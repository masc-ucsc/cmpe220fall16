==> flow/design.v <==
module fflop
  #(parameter Size=1)
    (input                     clk
     ,input                    reset
     ,input  logic [Size-1:0]  din
     ,input  logic             dinValid
     ,output logic             dinRetry
     ,output logic [Size-1:0]  q
     ,input  logic             qRetry
     ,output logic             qValid
     );
  logic [Size-1:0] shadowq;
  logic c1;
  logic c2;
  logic shadowValid;
  logic          priv_qValid;
  always_comb begin
    qValid = priv_qValid;
  end
  logic          priv_dinRetry;
  always_comb begin
    dinRetry = priv_dinRetry;
  end
  logic          priv_qRetry;
  always_comb begin
    priv_qRetry = qRetry;
  end
  logic          priv_dinValid;
  always_comb begin
    priv_dinValid = dinValid;
  end
  always_comb begin
    c1 = (priv_qValid & priv_qRetry);  
    c2 = priv_dinValid | shadowValid;  
  end
  always @(posedge clk) begin
    if (reset) begin
      shadowValid <= 'b0;
    end else begin
      shadowValid <= (c1 & c2);
    end 
  end 
  logic s_enable;
  always_comb begin
    s_enable = !shadowValid;
  end
  always@ (posedge clk) begin
    if (s_enable) begin
      shadowq <= din;
    end
  end 
  always @(posedge clk) begin
    if (c1) begin
      q <= q;
    end else if (s_enable) begin
      q <= din;
    end else begin
      q <= shadowq;
    end
  end 
  logic priv_qValidla2;
  always @(posedge clk) begin
    if (reset) begin
      priv_qValidla2 <='b0;
    end else begin
      priv_qValidla2 <= (c1 | c2);
    end 
  end 
  always_comb begin
    priv_qValid = priv_qValidla2;
  end
  always_comb begin
   priv_dinRetry = shadowValid | reset;
  end
endmodule 
module join_fadd(
  input       clk,
  input       reset,
  input [7:0] inp_a,
  input       inp_aValid,
  output      inp_aRetry,
  input [7:0] inp_b,
  input       inp_bValid,
  output      inp_bRetry,
  output [7:0] sum,
  output       sumValid,
  input        sumRetry
);
  logic [7:0] sum_next;
  always_comb begin
    sum_next = inp_a + inp_b;
  end
  logic   inpValid;
  logic   inpRetry;
  always_comb begin
    inpValid = inp_aValid && inp_bValid;
  end
  always_comb begin
    inp_bRetry = inpRetry || (!inpValid && inp_bValid);
    inp_aRetry = inpRetry || (!inpValid && inp_aValid);
  end
  logic [7:0] sum2;
  logic       sum2Valid;
  logic       sum2Retry;
  fflop #(.Size(8)) f1 (
    .clk      (clk),
    .reset    (reset),
    .din      (sum_next),
    .dinValid (inpValid),
    .dinRetry (inpRetry),
    .q        (sum2),
    .qValid   (sum2Valid),
    .qRetry   (sum2Retry)
  );
  fflop #(.Size(8)) f2 (
    .clk      (clk),
    .reset    (reset),
    .din      (sum2),
    .dinValid (sum2Valid),
    .dinRetry (sum2Retry),
    .q        (sum),
    .qValid   (sumValid),
    .qRetry   (sumRetry)
  );
endmodule
* Step by step through the tools: join_fadd *
Tool output for the design above, in the order of the flow.
Line numbers count from 1 in the design file above.
Library cell names are shortened.
A cell with - has no value.

design
  top = join_fadd
  clock = clk
  cell library = sky130hd
  corner = tt_025C_1v80

* Word-level counts *
Counts by Yosys on the flattened word-level netlist (proc, flatten, opt, wreduce; memories kept). Register bits leave out memories and registers merged into their read ports (data or address); mux counts leave out enables and synchronous resets folded into registers. Print and check cells are left out. Cells with the same type and inputs are merged into one.

word-level totals
  register bits after elaboration = 36
  input port bits = 21
  output and inout bits = 11
  cells after elaboration = 27

operators by class
  add/subtract/negate cells = 1
  muxes and demuxes = 2
  bitwise logic cells = 10
  reductions and logical operators = 6

operators by type and width
  cell               count
  2-to-1 mux 8 bit   2
  adder 8 bit        1
  bitwise OR 1 bit   6
  bitwise AND 1 bit  4
  logical AND 1 bit  3
  logical OR 1 bit   2
  logical NOT 1 bit  1

* Logic depth *
Yosys ltp: most cells in a row. Word level: on the elaborated netlist, between registers, memories and ports. Mapped: between sequential cells and ports; inverters and the memories' decode and read muxes count.

depth
  depth in word-level cells = 4
  ABC_AREA = 0
  mapped depth = 7
  gate-level depth less buffers = 7

* Synthesis result *
The flow's flattened synthesis, as Yosys stat reports it; memories are mapped. The netlist is that of the ABC_AREA named above (0 if unset); the other value can give another one.

cell types
  type      count  area in all (µm²)
  edfxtp_1  16     480.461
  dfxtp_1   20     400.384
  mux2_2    9      101.347
  ha_1      7      87.584
  o21ai_0   8      40.038
  nor3b_1   5      37.536
  a21oi_1   6      30.029
  nand2_1   8      30.029
  a211oi_1  3      22.522
  nor2_1    6      22.522
  fa_1      1      20.019
  inv_1     5      18.768
  nor4b_1   2      17.517
  xor2_1    2      17.517
  a21o_1    2      15.014
  buf_2     3      15.014
  nor2b_4   1      13.763
  mux2i_1   1      10.01

Other cell types: 17; their cells: 18.

mapped netlist
  cells in the netlist = 123
  chip area (Yosys) = 1503.9 µm²
  sequential area = 880.8 µm²
  flip-flops = 36
  buffers = 4

By module: a second synthesis without flattening, with its own total; a netlist apart from the flattened one above.

unflattened totals
  cell total of the unflattened synthesis = 110
  area total of the unflattened synthesis = 1547.7 µm²

Rows give one instance, submodules left out.

modules
  module           instances  cells  area (µm²)  seq. area (µm²)
  fflop #(Size=8)  2          32     595.6       440.4
  join_fadd        1          46     356.6       0.0

* Timing after synthesis *
Source: OpenSTA report_checks on the synthesized netlist (no wires, ideal clock, input and output delay 20% of the period each), path of least setup slack; recovery checks are left aside. Register names are those of the netlist, which keeps one name where synthesis merged equal registers.

timing after synthesis
  kind = input port to flip-flop
  start = in inp_a[0]
  end = reg f1.q[4]
  period = 3.53 ns
  input delay = 0.706 ns
  library setup time = 0.257 ns
  time at the first pin = 0.706 ns
  arrival time = 1.804 ns
  required time = 3.273 ns
  path slack = 1.469 ns
  path delay = 1.355 ns
  driving pins on the path = 7
  buffers on the path = 0
  period reached after synthesis = 2.061 ns

"path delay" is the arrival time less input delay plus setup time.
"driving pins on the path" counts driving pins, that of a launching flip-flop among them; a cell with two outputs on the path counts twice.
"period reached after synthesis" is the clock period less the worst setup slack; recovery checks do not enter. This is arithmetic on one report: input and output delays are still those of the set period (20% each).
Between the ends stands the longest chain of elaborated cells between them, by number of cells; it is not shown to be the way that was timed. Of several equally long chains one is given.
A line is the first line of the expression or statement that the cell stems from. Yosys adds cells for indexed reads and writes and turns some case tables into memories.
A register here has more assigning lines than the two given.

on the way, after synthesis
  path through = ha_1 -> inv_1 -> fa_1 -> nor2b_4 -> o31a_1 -> a211oi_1 -> a21o_1
  length of the longest elaborated chain = 2
  elaborated cells on any way between the ends = 2
  those cells by class = 1 x add/sub; 1 x mux

RTL lines, path after synthesis
  element           RTL line  RTL
  from (decl)       79        input [7:0] inp_a,
  adder 8 bit       91        sum_next = inp_a + inp_b;
  2-to-1 mux 8 bit  55        end else if (s_enable) begin
  to (assign)       54        q <= q;
  to (assign)       56        q <= din;
  to (decl)         8         ,output logic [Size-1:0]  q

* Path in the finished layout *
Path of least setup slack in the final report of flow run 2 (OpenROAD, finished layout, wires in). Where an end is a register, its clock arrival counts in the times.

timing after layout
  kind = input port to output port
  start = in inp_bValid
  end = out inp_bRetry
  period = 2.65 ns
  input delay = 0.53 ns
  output delay = 0.53 ns
  time at the first pin = 0.53 ns
  arrival time = 1.82 ns
  required time = 2.12 ns
  path slack = 0.30 ns
  driving pins on the path = 4
  buffers on the path = 2

Between the ends stands the longest chain of elaborated cells between them, by number of cells; it is not shown to be the way that was timed. Of several equally long chains one is given.

on the way, after layout
  path through = clkdlybuf4s50_1 -> inv_1 -> o21ai_0 -> clkdlybuf4s50_1
  length of the longest elaborated chain = 4
  elaborated cells on any way between the ends = 4
  those cells by class = 4 x reduce/logical

RTL lines, path after layout
  element            RTL line  RTL
  from (decl)        83        input       inp_bValid,
  logical AND 1 bit  96        inpValid = inp_aValid && inp_bValid;
  logical NOT 1 bit  99        inp_bRetry = inpRetry || (!inpValid && inp_bValid);
  logical AND 1 bit  99
  logical OR 1 bit   99
  to (decl)          84        output      inp_bRetry,

Memo
Re: implementation data of join_fadd

Measured data: module join_fadd, platform sky130hd, 2 stored runs of the flow under differing settings, order arbitrary. Input and output delays are each 20% of the period that was set; the output load is 0.01 pF.
A setting shown as . is not set for that run.
Results: . = not shown.

setting or result                    flow run 1  flow run 2
period_ns                            1.98        2.65
CORE_UTILIZATION                     71          38
PLACE_DENSITY_LB_ADDON               0.04        0.23
CORE_MARGIN                          6           2
CELL_PAD_IN_SITES_DETAIL_PLACEMENT   1           .
CAP_MARGIN                           10          35
SLEW_MARGIN                          20          0
TNS_END_PERCENT                      .           75
GPL_TIMING_DRIVEN                    .           1
GPL_ROUTABILITY_DRIVEN               .           0
CTS_CLUSTER_SIZE                     .           19
MAX_ROUTING_LAYER                    .           met4
chip area in the Yosys report (µm²)  .           1503.9
area of the die (µm²)                .           4476.9
std-cell area (final layout) (µm²)   .           1958.1
utilization after routing (%)        .           52.3
setup slack of the worst path (ns)   .           0.304
total negative setup slack (ns)      .           0.000

Flow run 1: incomplete, placement halted on DPL-0033
