==> flow/design.v <==
module fflop
  #(parameter Size=1)
    (input                     clk
     ,input                    reset
     ,input  logic [Size-1:0]  din
     ,input  logic             dinValid
     ,output logic             dinRetry
     ,output logic [Size-1:0]  q
     ,input  logic             qRetry
     ,output logic             qValid
     );
  logic [Size-1:0] shadowq;
  logic c1;
  logic c2;
  logic shadowValid;
  logic          priv_qValid;
  always_comb begin
    qValid = priv_qValid;
  end
  logic          priv_dinRetry;
  always_comb begin
    dinRetry = priv_dinRetry;
  end
  logic          priv_qRetry;
  always_comb begin
    priv_qRetry = qRetry;
  end
  logic          priv_dinValid;
  always_comb begin
    priv_dinValid = dinValid;
  end
  always_comb begin
    c1 = (priv_qValid & priv_qRetry);  
    c2 = priv_dinValid | shadowValid;  
  end
  always @(posedge clk) begin
    if (reset) begin
      shadowValid <= 'b0;
    end else begin
      shadowValid <= (c1 & c2);
    end 
  end 
  logic s_enable;
  always_comb begin
    s_enable = !shadowValid;
  end
  always@ (posedge clk) begin
    if (s_enable) begin
      shadowq <= din;
    end
  end 
  always @(posedge clk) begin
    if (c1) begin
      q <= q;
    end else if (s_enable) begin
      q <= din;
    end else begin
      q <= shadowq;
    end
  end 
  logic priv_qValidla2;
  always @(posedge clk) begin
    if (reset) begin
      priv_qValidla2 <='b0;
    end else begin
      priv_qValidla2 <= (c1 | c2);
    end 
  end 
  always_comb begin
    priv_qValid = priv_qValidla2;
  end
  always_comb begin
   priv_dinRetry = shadowValid | reset;
  end
endmodule 
module fflop_understand (
   input                           clk,
   input    reset,
   input    [15:0]    in1,
   input    in1_valid,
   output    in1_retry,
   output [15:0]    out1,
   output   out1_valid,
   input    out1_retry
);
logic   [15:0]  in1_r1_next;
logic   in1_r1_next_valid;
logic   in1_r1_next_retry;
logic   [15:0]  in1_r1;
logic   in1_r1_valid;
logic   in1_r1_retry;
assign  in1_r1_next = in1;
assign  in1_r1_next_valid = in1_valid;
assign  in1_retry = in1_r1_next_retry;
logic   [15:0]  in1_r2_next;
logic   in1_r2_next_valid;
logic   in1_r2_next_retry;
logic   [15:0]  in1_r2;
logic   in1_r2_valid;
logic   in1_r2_retry;
assign  in1_r2_next = in1_r1;
assign  in1_r2_next_valid = in1_r1_valid;
assign  in1_r1_retry = in1_r2_next_retry;
logic   [15:0]  in1_r3_next;
logic   in1_r3_next_valid;
logic   in1_r3_next_retry;
logic   [15:0]  in1_r3;
logic   in1_r3_valid;
logic   in1_r3_retry;
assign  in1_r3_next = in1_r2;
assign  in1_r3_next_valid = in1_r2_valid;
assign  in1_r2_retry = in1_r3_next_retry;
logic   [15:0] out1_next;
logic   out1_next_valid;
logic   out1_next_retry;
assign  out1_next = in1_r3;
assign   out1_next_valid = in1_r3_valid;
assign    in1_r3_retry = out1_next_retry;
fflop #(.Size($bits(in1))) f_in1_r1 (
    .clk      (clk),
    .reset    (reset),
    .din      (in1_r1_next),
    .dinValid (in1_r1_next_valid),
    .dinRetry (in1_r1_next_retry),
    .q        (in1_r1),
    .qValid   (in1_r1_valid),
    .qRetry   (in1_r1_retry)
    );
fflop #(.Size($bits(in1))) f_in1_r2 (
    .clk      (clk),
    .reset    (reset),
    .din      (in1_r2_next),
    .dinValid (in1_r2_next_valid),
    .dinRetry (in1_r2_next_retry),
    .q        (in1_r2),
    .qValid   (in1_r2_valid),
    .qRetry   (in1_r2_retry)
    );
fflop #(.Size($bits(in1))) f_in1_r3 (
    .clk      (clk),
    .reset    (reset),
    .din      (in1_r3_next),
    .dinValid (in1_r3_next_valid),
    .dinRetry (in1_r3_next_retry),
    .q        (in1_r3),
    .qValid   (in1_r3_valid),
    .qRetry   (in1_r3_retry)
    );
fflop #(.Size($bits(in1))) f_out1 (
    .clk      (clk),
    .reset    (reset),
    .din      (out1_next),
    .dinValid (out1_next_valid),
    .dinRetry (out1_next_retry),
    .q        (out1),
    .qValid   (out1_valid),
    .qRetry   (out1_retry)
    );
endmodule
From RTL to reports: fflop_understand
Tool output for the design above, in the order of the flow. Lines are those of the file above, counted from 1. Operators carry their Yosys type and port widths (W data, S select, Z words). Cell names lack the library's common part. A cell with n/a has no value.

Top module: fflop_understand. Clock port: clk. Standard-cell library: sky130hd. Library corner: tt_025C_1v80.

Elaborated design
Yosys after proc, flatten, opt, wreduce and memory -nomap, before mapping. Enables and synchronous resets that opt folds into registers are not counted as muxes. Memory bits, and registers merged into a memory's read port (data or address), are not among the register bits. Print and check cells are not counted. Equal cells are merged and count once.

Output and inout bits: 18. The entry for register bits after elaboration reads 136. Under memory cells stands 0. The figure for latch bits is 0. Bits in writable memories: 0. For word width x clocked read ports the number is 0. For input port bits the number is 20. The entry for bits in read-only memories reads 0.

The entry for add/subtract/negate cells reads 0. The figure for order comparisons is 0. For shift operators the number is 0. The figure for bitwise logic cells is 20. The entry for div/mod/pow operators reads 0. The figure for mux-type cells is 4. The entry for equal/unequal tests reads 0. Multiply operators: 0. Under reductions and logical operators stands 0.

Operators with widths (count): $mux W16 (4); $or A1 B1 Y1 (12); $and A1 B1 Y1 (8).

Depth
Yosys ltp: most cells in a row. Word level: on the elaborated netlist, between registers, memories and ports. Mapped: between sequential cells and ports; inverters and the memories' decode and read muxes count.

The entry for depth after elaboration reads 3. For ABC_AREA the number is 0. The figure for gate-level depth with buffers is 4. The figure for mapped depth without buffers is 2.

Mapped cells and area
Yosys stat after the flow's synthesis: flattened, memories mapped to cells. It holds for the ABC_AREA given above (unset counts as 0); a run with the other value may have another netlist. Totals and module areas in this step are rounded.

The entry for flip-flops reads 136. For mapped cells the number is 229. Under chip area (Yosys) stands 4413 sq um. For sequential part of the area the number is 3363 sq um.

Cells by type: edfxtp_1 (count 64, area in all 1.92E+03 sq um); dfxtp_1 (count 72, area in all 1.44E+03 sq um); mux2_4 (count 29, area in all 435.418 sq um); mux2_2 (count 35, area in all 394.128 sq um); buf_12 (count 4, area in all 80.077 sq um); buf_6 (count 4, area in all 45.043 sq um); a21oi_1 (count 4, area in all 20.019 sq um); nor3_1 (count 4, area in all 20.019 sq um); nand2_1 (count 4, area in all 15.014 sq um); nor2_1 (count 4, area in all 15.014 sq um); o21ai_0 (count 3, area in all 15.014 sq um); or2_2 (count 1, area in all 6.256 sq um); clkbuf_1 (count 1, area in all 3.754 sq um).

By module: a second synthesis without flattening, with its own total; a netlist apart from the flattened one above.

Cells (unflattened synthesis): 228. The entry for area total of the unflattened synthesis reads 4424 sq um.

Each row is one instance without its submodules.

Modules: fflop (Size=16) (instances 4, area 1106 sq um, cells 57, sequential area 840.8 sq um); fflop_understand (instances 1, area 0.0 sq um, cells 0, sequential area 0.0 sq um).

Path before layout
OpenSTA on the mapped netlist: ideal clock, no wires. The path of least setup slack (recovery checks aside). Input and output delay are each 20% of the period. Register names are those of the netlist, which keeps one name where synthesis merged equal registers.

Path type: input port to flip-flop. From: input reset. To: register f_in1_r1.q[0]. The figure for library setup time is 0.411 ns. For period the number is 2.73 ns. The entry for data arrival time reads 1.919 ns. Stages on the path: 2. The figure for setup slack is 0.400 ns. Delay of the path: 1.784 ns. Period reached after synthesis: 2.33 ns.

"delay of the path" is the arrival time less input delay plus setup time. "stages on the path": output pins that drive a net of the path, with the launching flip-flop's if there is one; two outputs of one cell count as two. "period reached after synthesis" = period - worst setup slack (recovery checks aside). The figure is calculated, with input and output delays left at 20% of the set period. The rows between start and end are the longest chain of elaborated cells between them; the timing report does not say that the signal goes this way. Where chains are equally long, one stands for them. Each line given opens the expression or statement behind the cell; cells for indexed reads and writes are added by Yosys, which also makes memories of some case tables. At most two assigning lines are given for a register; there are more.

Cells stage by stage: clkbuf_1 -> o21ai_0. Length of the longest elaborated chain: 2. The entry for elaborated cells between the ends (all ways) reads 2. Classes of those cells: 2 x logic.

Ends and longest elaborated chain, post-synthesis: start, declared (line 78) `input    reset,`; $or A1 B1 Y1 (line 73) `priv_dinRetry = shadowValid | reset;`; $and A1 B1 Y1 (line 33) `c1 = (priv_qValid & priv_qRetry);`; end, assigned (line 54) `q <= q;`; end, assigned (line 56) `q <= din;`; end, declared (line 8) `,output logic [Size-1:0]  q`.

Path in the finished layout
From the final timing report of flow run 1: the path of least setup slack in the routed layout; clock arrival at registers is part of the times.

Path type: flip-flop to output port. From: register f_in1_r1.shadowValid. To: output in1_retry. For period the number is 1.65 ns. Stages on the path: 3. The entry for data arrival time reads 1.05 ns. The figure for setup slack is 0.27 ns.

The rows between start and end are the longest chain of elaborated cells between them; the timing report does not say that the signal goes this way. Where chains are equally long, one stands for them.

Cells stage by stage: dfxtp_2 -> or2_4 -> buf_6. Length of the longest elaborated chain: 1. The entry for elaborated cells between the ends (all ways) reads 1. Classes of those cells: 1 x logic.

Ends and longest elaborated chain, after layout: start, declared (line 15) `logic shadowValid;`; start, assigned (line 38) `shadowValid <= 'b0;`; start, assigned (line 40) `shadowValid <= (c1 & c2);`; $or A1 B1 Y1 (line 73) `priv_dinRetry = shadowValid | reset;`; end, declared (line 81) `output    in1_retry,`.

==> runs of fflop_understand <==
2 stored runs of fflop_understand in the flow (synthesis by Yosys, layout by OpenROAD, sky130hd cells), in arbitrary order. Constraints: input delay and output delay 20% of the set period each, output load 0.01 pF. "achieved clock period" means the clock period less the worst setup slack. The figure is calculated, with input and output delays left at 20% of the set period. "time used up by the worst setup path": the worst setup path's part of the clock period (all of it between registers, 20% less for each end at a port) less its slack. A launch clock that arrives late makes it longer, a capture clock that arrives late makes it shorter. "power": no workload was simulated; the value follows from the tool's default switching activity. Values from the reports are rounded here.

Files of flow run 1:
==> flow/run.sh <==
#!/bin/bash
# the make line also repeats the synthesis and layout settings of config.mk as NAME=value (left out here)
make -C /OpenROAD-flow-scripts/flow DESIGN_CONFIG=/design/flow/config.mk WORK_HOME=/design/flow/orfs CLKGATE_MAP_FILE= finish
==> flow/config.mk <==
export PLATFORM = sky130hd
export DESIGN_NAME = fflop_understand
export DESIGN_NICKNAME = fflop_understand
export VERILOG_FILES = /design/flow/design.v
export SDC_FILE = /design/flow/constraint.sdc
export NUM_CORES = 4
export LEC_CHECK = 0
export CAP_MARGIN = 20
export CORE_MARGIN = 2
export CORE_UTILIZATION = 37
export GPL_ROUTABILITY_DRIVEN = 1
export SETUP_SLACK_MARGIN = 0.44
export SLEW_MARGIN = 30
==> flow/constraint.sdc <==
create_clock -name core_clock -period 1.65 [get_ports {clk}]
set_input_delay 0.3300 -clock core_clock [delete_from_list [all_inputs] [get_ports {clk}]]
set_output_delay 0.3300 -clock core_clock [all_outputs]
set_load 0.01 [all_outputs]

Results of flow run 1. For the setup slack of the worst path the run shows 0.270 ns. For the utilization after layout the run shows 48.1 %. The chip area after synthesis (Yosys) comes to 4413 sq um. The total negative slack on setup checks is 0.000 ns. For the time used up by the worst setup path the run shows 1.05 ns. Type of the worst setup path: flip-flop to output port. The achieved clock period is 1.380 ns. The die size is 12820 sq um. The measured power is 7.847 mW. The measured standard-cell area of the final layout is 5544 sq um. The worst hold slack after layout is 0.468 ns.

Files of flow run 2:
==> flow/run.sh <==
#!/bin/bash
# the make line also repeats the synthesis and layout settings of config.mk as NAME=value (left out here)
make -C /OpenROAD-flow-scripts/flow DESIGN_CONFIG=/design/flow/config.mk WORK_HOME=/design/flow/orfs CLKGATE_MAP_FILE= finish
==> flow/config.mk <==
export PLATFORM = sky130hd
export DESIGN_NAME = fflop_understand
export DESIGN_NICKNAME = fflop_understand
export VERILOG_FILES = /design/flow/design.v
export SDC_FILE = /design/flow/constraint.sdc
export NUM_CORES = 4
export LEC_CHECK = 0
export CAP_MARGIN = 20
export CELL_PAD_IN_SITES_DETAIL_PLACEMENT = 0
export CELL_PAD_IN_SITES_GLOBAL_PLACEMENT = 2
export CORE_MARGIN = 2
export CORE_UTILIZATION = 51
export CTS_CLUSTER_DIAMETER = 166
export CTS_CLUSTER_SIZE = 13
export GPL_TIMING_DRIVEN = 1
export PLACE_DENSITY_LB_ADDON = 0.11
export SLEW_MARGIN = 20
export TNS_END_PERCENT = 85
==> flow/constraint.sdc <==
create_clock -name core_clock -period 1.84 [get_ports {clk}]
set_input_delay 0.3680 -clock core_clock [delete_from_list [all_inputs] [get_ports {clk}]]
set_output_delay 0.3680 -clock core_clock [all_outputs]
set_load 0.01 [all_outputs]

Results of flow run 2. For the time used up by the worst setup path the run shows 1.38 ns. Type of the worst setup path: flip-flop to output port. For the setup slack of the worst path the run shows 0.094 ns. The measured power is 7.420 mW. The measured standard-cell area of the final layout is 5535 sq um. The chip area after synthesis (Yosys) comes to 4413 sq um. The die size is 9413 sq um. The total negative slack on setup checks is 0.000 ns. The achieved clock period is 1.746 ns. For the utilization after layout the run shows 66.7 %. The worst hold slack after layout is 0.447 ns.
