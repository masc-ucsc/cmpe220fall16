==> flow/design.v <==
module fflop
  #(parameter Size=1)
    (input                     clk
     ,input                    reset
     ,input  logic [Size-1:0]  din
     ,input  logic             dinValid
     ,output logic             dinRetry
     ,output logic [Size-1:0]  q
     ,input  logic             qRetry
     ,output logic             qValid
     );
  logic [Size-1:0] shadowq;
  logic c1;
  logic c2;
  logic shadowValid;
  logic          priv_qValid;
  always_comb begin
    qValid = priv_qValid;
  end
  logic          priv_dinRetry;
  always_comb begin
    dinRetry = priv_dinRetry;
  end
  logic          priv_qRetry;
  always_comb begin
    priv_qRetry = qRetry;
  end
  logic          priv_dinValid;
  always_comb begin
    priv_dinValid = dinValid;
  end
  always_comb begin
    c1 = (priv_qValid & priv_qRetry);  
    c2 = priv_dinValid | shadowValid;  
  end
  always @(posedge clk) begin
    if (reset) begin
      shadowValid <= 'b0;
    end else begin
      shadowValid <= (c1 & c2);
    end 
  end 
  logic s_enable;
  always_comb begin
    s_enable = !shadowValid;
  end
  always@ (posedge clk) begin
    if (s_enable) begin
      shadowq <= din;
    end
  end 
  always @(posedge clk) begin
    if (c1) begin
      q <= q;
    end else if (s_enable) begin
      q <= din;
    end else begin
      q <= shadowq;
    end
  end 
  logic priv_qValidla2;
  always @(posedge clk) begin
    if (reset) begin
      priv_qValidla2 <='b0;
    end else begin
      priv_qValidla2 <= (c1 | c2);
    end 
  end 
  always_comb begin
    priv_qValid = priv_qValidla2;
  end
  always_comb begin
   priv_dinRetry = shadowValid | reset;
  end
endmodule 
module fork_fflop(
  input         clk,
  input         reset,
  input  [7:0]  inp,
  input         inp_Valid,
  output        inp_Retry,
  output [7:0]  out_a,
  output        out_aValid,
  input         out_aRetry,
  output [7:0]  out_b,
  output        out_bValid,
  input         out_bRetry
);
  logic   inp_aValid;
  logic   inp_bValid;
  logic   inp_aRetry;
  logic   inp_bRetry;
  always_comb begin
    inp_bValid = inp_Valid & !inp_aRetry;
    inp_aValid = inp_Valid & !inp_bRetry;
  end
  always_comb begin
    inp_Retry = inp_aRetry || inp_bRetry;
  end
  fflop #(.Size(8)) ff_a (
    .clk      (clk),
    .reset    (reset),
    .din      (inp),
    .dinValid (inp_aValid),
    .dinRetry (inp_aRetry),
    .q        (out_a),
    .qValid   (out_aValid),
    .qRetry   (out_aRetry)
  );
  fflop #(.Size(8)) ff_b (
    .clk      (clk),
    .reset    (reset),
    .din      (inp),
    .dinValid (inp_bValid),
    .dinRetry (inp_bRetry),
    .q        (out_b),
    .qValid   (out_bValid),
    .qRetry   (out_bRetry)
  );
endmodule
======== Step by step through the tools: fork_fflop ========
The steps from the RTL of fork_fflop to its reports follow in flow order.
Lines are those of the file above, counted from 1.
Library cell names are shortened.
Not given: -
set-up
  design top .............................. fork_fflop
  clock ................................... clk
  cell library ............................ sky130hd
  library corner .......................... tt_025C_1v80

======== Word level ========
Source: Yosys, flattened and elaborated, memories not mapped. Widths are those after wreduce; folded enables and synchronous resets count as part of the registers. Registers that Yosys merges into a memory's read port (data or address) are not register bits. Print and check cells do not count. Equal cells are merged and count once.
storage and ports
  flip-flop bits (word level) ............. 36
  input port bits ......................... 13
  output and inout port bits .............. 19
  cells after elaboration ................. 25
operators by class
  muxes and demuxes ....................... 2
  bitwise gates (word level) .............. 12
  reductions and logical operators ........ 3
operators with widths
  operator           count
  8-bit two-way mux  2
  1-bit AND          6
  1-bit OR           6
  1-bit logical NOT  2
  1-bit logical OR   1

======== Logic depth ========
Yosys ltp: most cells in a row. Word level: on the elaborated netlist, between registers, memories and ports. Mapped: between sequential cells and ports; inverters and the memories' decode and read muxes count.
logic depth
  depth in word-level cells ............... 5
  ABC_AREA ................................ 0
  mapped depth ............................ 3
  depth with buffers taken out ............ 2

======== Mapped cells and area ========
Yosys stat after the flow's synthesis: flattened, memories mapped to cells. It holds for the ABC_AREA given above (unset counts as 0); a run with the other value may have another netlist.
mapped netlist
  standard cells after synthesis .......... 65
  cell area after synthesis ............... 1141.1 sq um
  sequential area ......................... 880.8 sq um
  flip-flop cells ......................... 36
  buffer cells ............................ 2
cells by type
  cell      count  total area (sq um)
  edfxtp_1  16     480.461
  dfxtp_1   20     400.384
  mux2_2    16     180.173
  a211oi_1  2      15.014
  a31oi_1   2      12.512
  nand2b_1  2      12.512
  buf_6     1      11.261
  buf_4     1      7.507
  inv_1     2      7.507
  nand2_1   2      7.507
  or3_1     1      6.256
The figures by module come from a second, unflattened synthesis with its own total; it is not the netlist above.
second synthesis, totals
  cells (unflattened synthesis) ........... 67
  area total of the unflattened synthesis .. 1212.4 sq um
Each row is one instance without its submodules.
modules
  module           instances  cells  area (sq um)  seq. area (sq um)
  fflop #(Size=8)  2          32     595.6         440.4
  fork_fflop       1          3      21.3          0.0

======== Path before layout ========
Source: OpenSTA report_checks on the synthesized netlist (no wires, ideal clock, input and output delay 20% of the period each), path of least setup slack; recovery checks are left aside. Register names are those of the netlist, which keeps one name where synthesis merged equal registers.
timing path after synthesis
  path kind ............................... register to output
  start ................................... reg ff_b.shadowValid
  end ..................................... out inp_Retry
  clock period ............................ 1.39 ns
  output delay ............................ 0.278 ns
  launch time at the first pin ............ 0.000 ns
  arrival time ............................ 0.833 ns
  data required time ...................... 1.112 ns
  slack ................................... 0.279 ns
  delay of the path ....................... 0.833 ns
  stages on the path ...................... 3
  buffers on the path ..................... 1
  synthesis period reached ................ 1.111 ns
"delay of the path" = arrival - input delay + setup time.
A path that ends at an output port has no setup time.
"stages on the path" counts driving pins, that of a launching flip-flop among them; a cell with two outputs on the path counts twice.
"synthesis period reached" is the clock period less the worst setup slack; recovery checks do not enter. This is arithmetic on one report: input and output delays are still those of the set period (20% each).
The rows between start and end are the longest chain of elaborated cells between them; the timing report does not say that the signal goes this way. Where chains are equally long, one stands for them.
Each line given opens the expression or statement behind the cell; cells for indexed reads and writes are added by Yosys, which also makes memories of some case tables.
on the way, after synthesis
  cell sequence ........................... dfxtp_1 > buf_6 > or3_1
  length of the longest elaborated chain .. 2
  elaborated cells on any way between the ends .. 2
  RTL lines with such cells ............... 2
  those cells by class .................... logic: 1; reduce/logical: 1
ends and longest elaborated chain, after synthesis
  item              line  source
  from (decl)       15    logic shadowValid;
  from (assign)     38    shadowValid <= 'b0;
  from (assign)     40    shadowValid <= (c1 & c2);
  1-bit OR          73    priv_dinRetry = shadowValid | reset;
  1-bit logical OR  98    inp_Retry = inp_aRetry || inp_bRetry;
  to (decl)         81    output        inp_Retry,

======== Timing after layout ========
Path of least setup slack in the final report of record 1 (OpenROAD, finished layout, wires in). Where an end is a register, its clock arrival counts in the times.
timing path after layout
  path kind ............................... register to output
  start ................................... reg ff_a.shadowValid
  end ..................................... out inp_Retry
  clock period ............................ 1.12 ns
  output delay ............................ 0.22 ns
  launch time at the first pin ............ 0.32 ns
  arrival time ............................ 1.16 ns
  data required time ...................... 0.90 ns
  slack ................................... -0.26 ns
  stages on the path ...................... 3
  buffers on the path ..................... 1
The rows between start and end are the longest chain of elaborated cells between them; the timing report does not say that the signal goes this way. Where chains are equally long, one stands for them.
on the way, after layout
  cell sequence ........................... dfxtp_2 > or3_1 > buf_2
  length of the longest elaborated chain .. 2
  elaborated cells on any way between the ends .. 2
  RTL lines with such cells ............... 2
  those cells by class .................... logic: 1; reduce/logical: 1
ends and longest elaborated chain, after layout
  item              line  source
  from (decl)       15    logic shadowValid;
  from (assign)     38    shadowValid <= 'b0;
  from (assign)     40    shadowValid <= (c1 & c2);
  1-bit OR          73    priv_dinRetry = shadowValid | reset;
  1-bit logical OR  98    inp_Retry = inp_aRetry || inp_bRetry;
  to (decl)         81    output        inp_Retry,

## Implementation results

2 stored runs of fork_fflop in the flow (synthesis by Yosys, layout by OpenROAD, sky130hd cells), in arbitrary order. Constraints: input delay and output delay 20% of the set period each, output load 0.01 pF.
"achieved clock period (ns)" is the run's clock period less its worst setup slack. It is reckoned from that one timing run; input and output delays stay at 20% of the period that was set.
"worst setup path time (ns)" is the time allowed to the run's worst setup path (the clock period less input and output delay, where it has them) less its slack. Clock arrival times count: a late capture clock shortens it, a late launch clock lengthens it.
By "finish__power__total" is meant OpenSTA's value without simulated activity: inputs other than the clock are taken to toggle once in ten clock periods, and the tool carries that through the logic.

Flow files of record 1
==> flow/run.sh <==
#!/bin/bash
# the make line also repeats the synthesis and layout settings of config.mk as NAME=value (left out here)
make -C /OpenROAD-flow-scripts/flow DESIGN_CONFIG=/design/flow/config.mk WORK_HOME=/design/flow/orfs CLKGATE_MAP_FILE= finish
==> flow/config.mk <==
export PLATFORM = sky130hd
export DESIGN_NAME = fork_fflop
export DESIGN_NICKNAME = fork_fflop
export VERILOG_FILES = /design/flow/design.v
export SDC_FILE = /design/flow/constraint.sdc
export NUM_CORES = 4
export LEC_CHECK = 0
export CAP_MARGIN = 20
export CORE_MARGIN = 10
export CORE_UTILIZATION = 48
export CTS_CLUSTER_DIAMETER = 265
export CTS_CLUSTER_SIZE = 97
export MAX_ROUTING_LAYER = met5
export MIN_ROUTING_LAYER = met2
export PLACE_DENSITY = 0.65
export SLEW_MARGIN = 5
==> flow/constraint.sdc <==
create_clock -name core_clock -period 1.12 [get_ports {clk}]
set_input_delay 0.2240 -clock core_clock [delete_from_list [all_inputs] [get_ports {clk}]]
set_output_delay 0.2240 -clock core_clock [all_outputs]
set_load 0.01 [all_outputs]

report of record 1
yosys chip area after synthesis (um^2): 1141.1
finish__design__die__area: 4727.2
finish__design__instance__area__stdcell: 1584.0
finish__design__instance__utilization: 0.7092
finish__timing__setup__ws: -0.264
finish__timing__setup__tns: -0.621
finish__timing__hold__ws: 0.479
finish__power__total: 2.596e-03
achieved clock period (ns): 1.384
worst setup path time (ns): 1.16
worst setup path kind: register to output

Flow files of record 2
==> flow/run.sh <==
#!/bin/bash
# the make line also repeats the synthesis and layout settings of config.mk as NAME=value (left out here)
make -C /OpenROAD-flow-scripts/flow DESIGN_CONFIG=/design/flow/config.mk WORK_HOME=/design/flow/orfs CLKGATE_MAP_FILE= finish
==> flow/config.mk <==
export PLATFORM = sky130hd
export DESIGN_NAME = fork_fflop
export DESIGN_NICKNAME = fork_fflop
export VERILOG_FILES = /design/flow/design.v
export SDC_FILE = /design/flow/constraint.sdc
export NUM_CORES = 4
export LEC_CHECK = 0
export CAP_MARGIN = 40
export CELL_PAD_IN_SITES_GLOBAL_PLACEMENT = 3
export CORE_ASPECT_RATIO = 0.7
export CORE_MARGIN = 2
export CORE_UTILIZATION = 16
export CTS_CLUSTER_DIAMETER = 106
export CTS_CLUSTER_SIZE = 80
export PLACE_DENSITY_LB_ADDON = 0.23
export SLEW_MARGIN = 20
export TNS_END_PERCENT = 65
==> flow/constraint.sdc <==
create_clock -name core_clock -period 0.65 [get_ports {clk}]
set_input_delay 0.1300 -clock core_clock [delete_from_list [all_inputs] [get_ports {clk}]]
set_output_delay 0.1300 -clock core_clock [all_outputs]
set_load 0.01 [all_outputs]

report of record 2
yosys chip area after synthesis (um^2): 1141.1
finish__design__die__area: 7833.9
finish__design__instance__area__stdcell: 1790.5
finish__design__instance__utilization: 0.2626
finish__timing__setup__ws: -0.587
finish__timing__setup__tns: -23.919
finish__timing__hold__ws: 0.474
finish__power__total: 4.656e-03
achieved clock period (ns): 1.237
worst setup path time (ns): 1.11
worst setup path kind: register to output
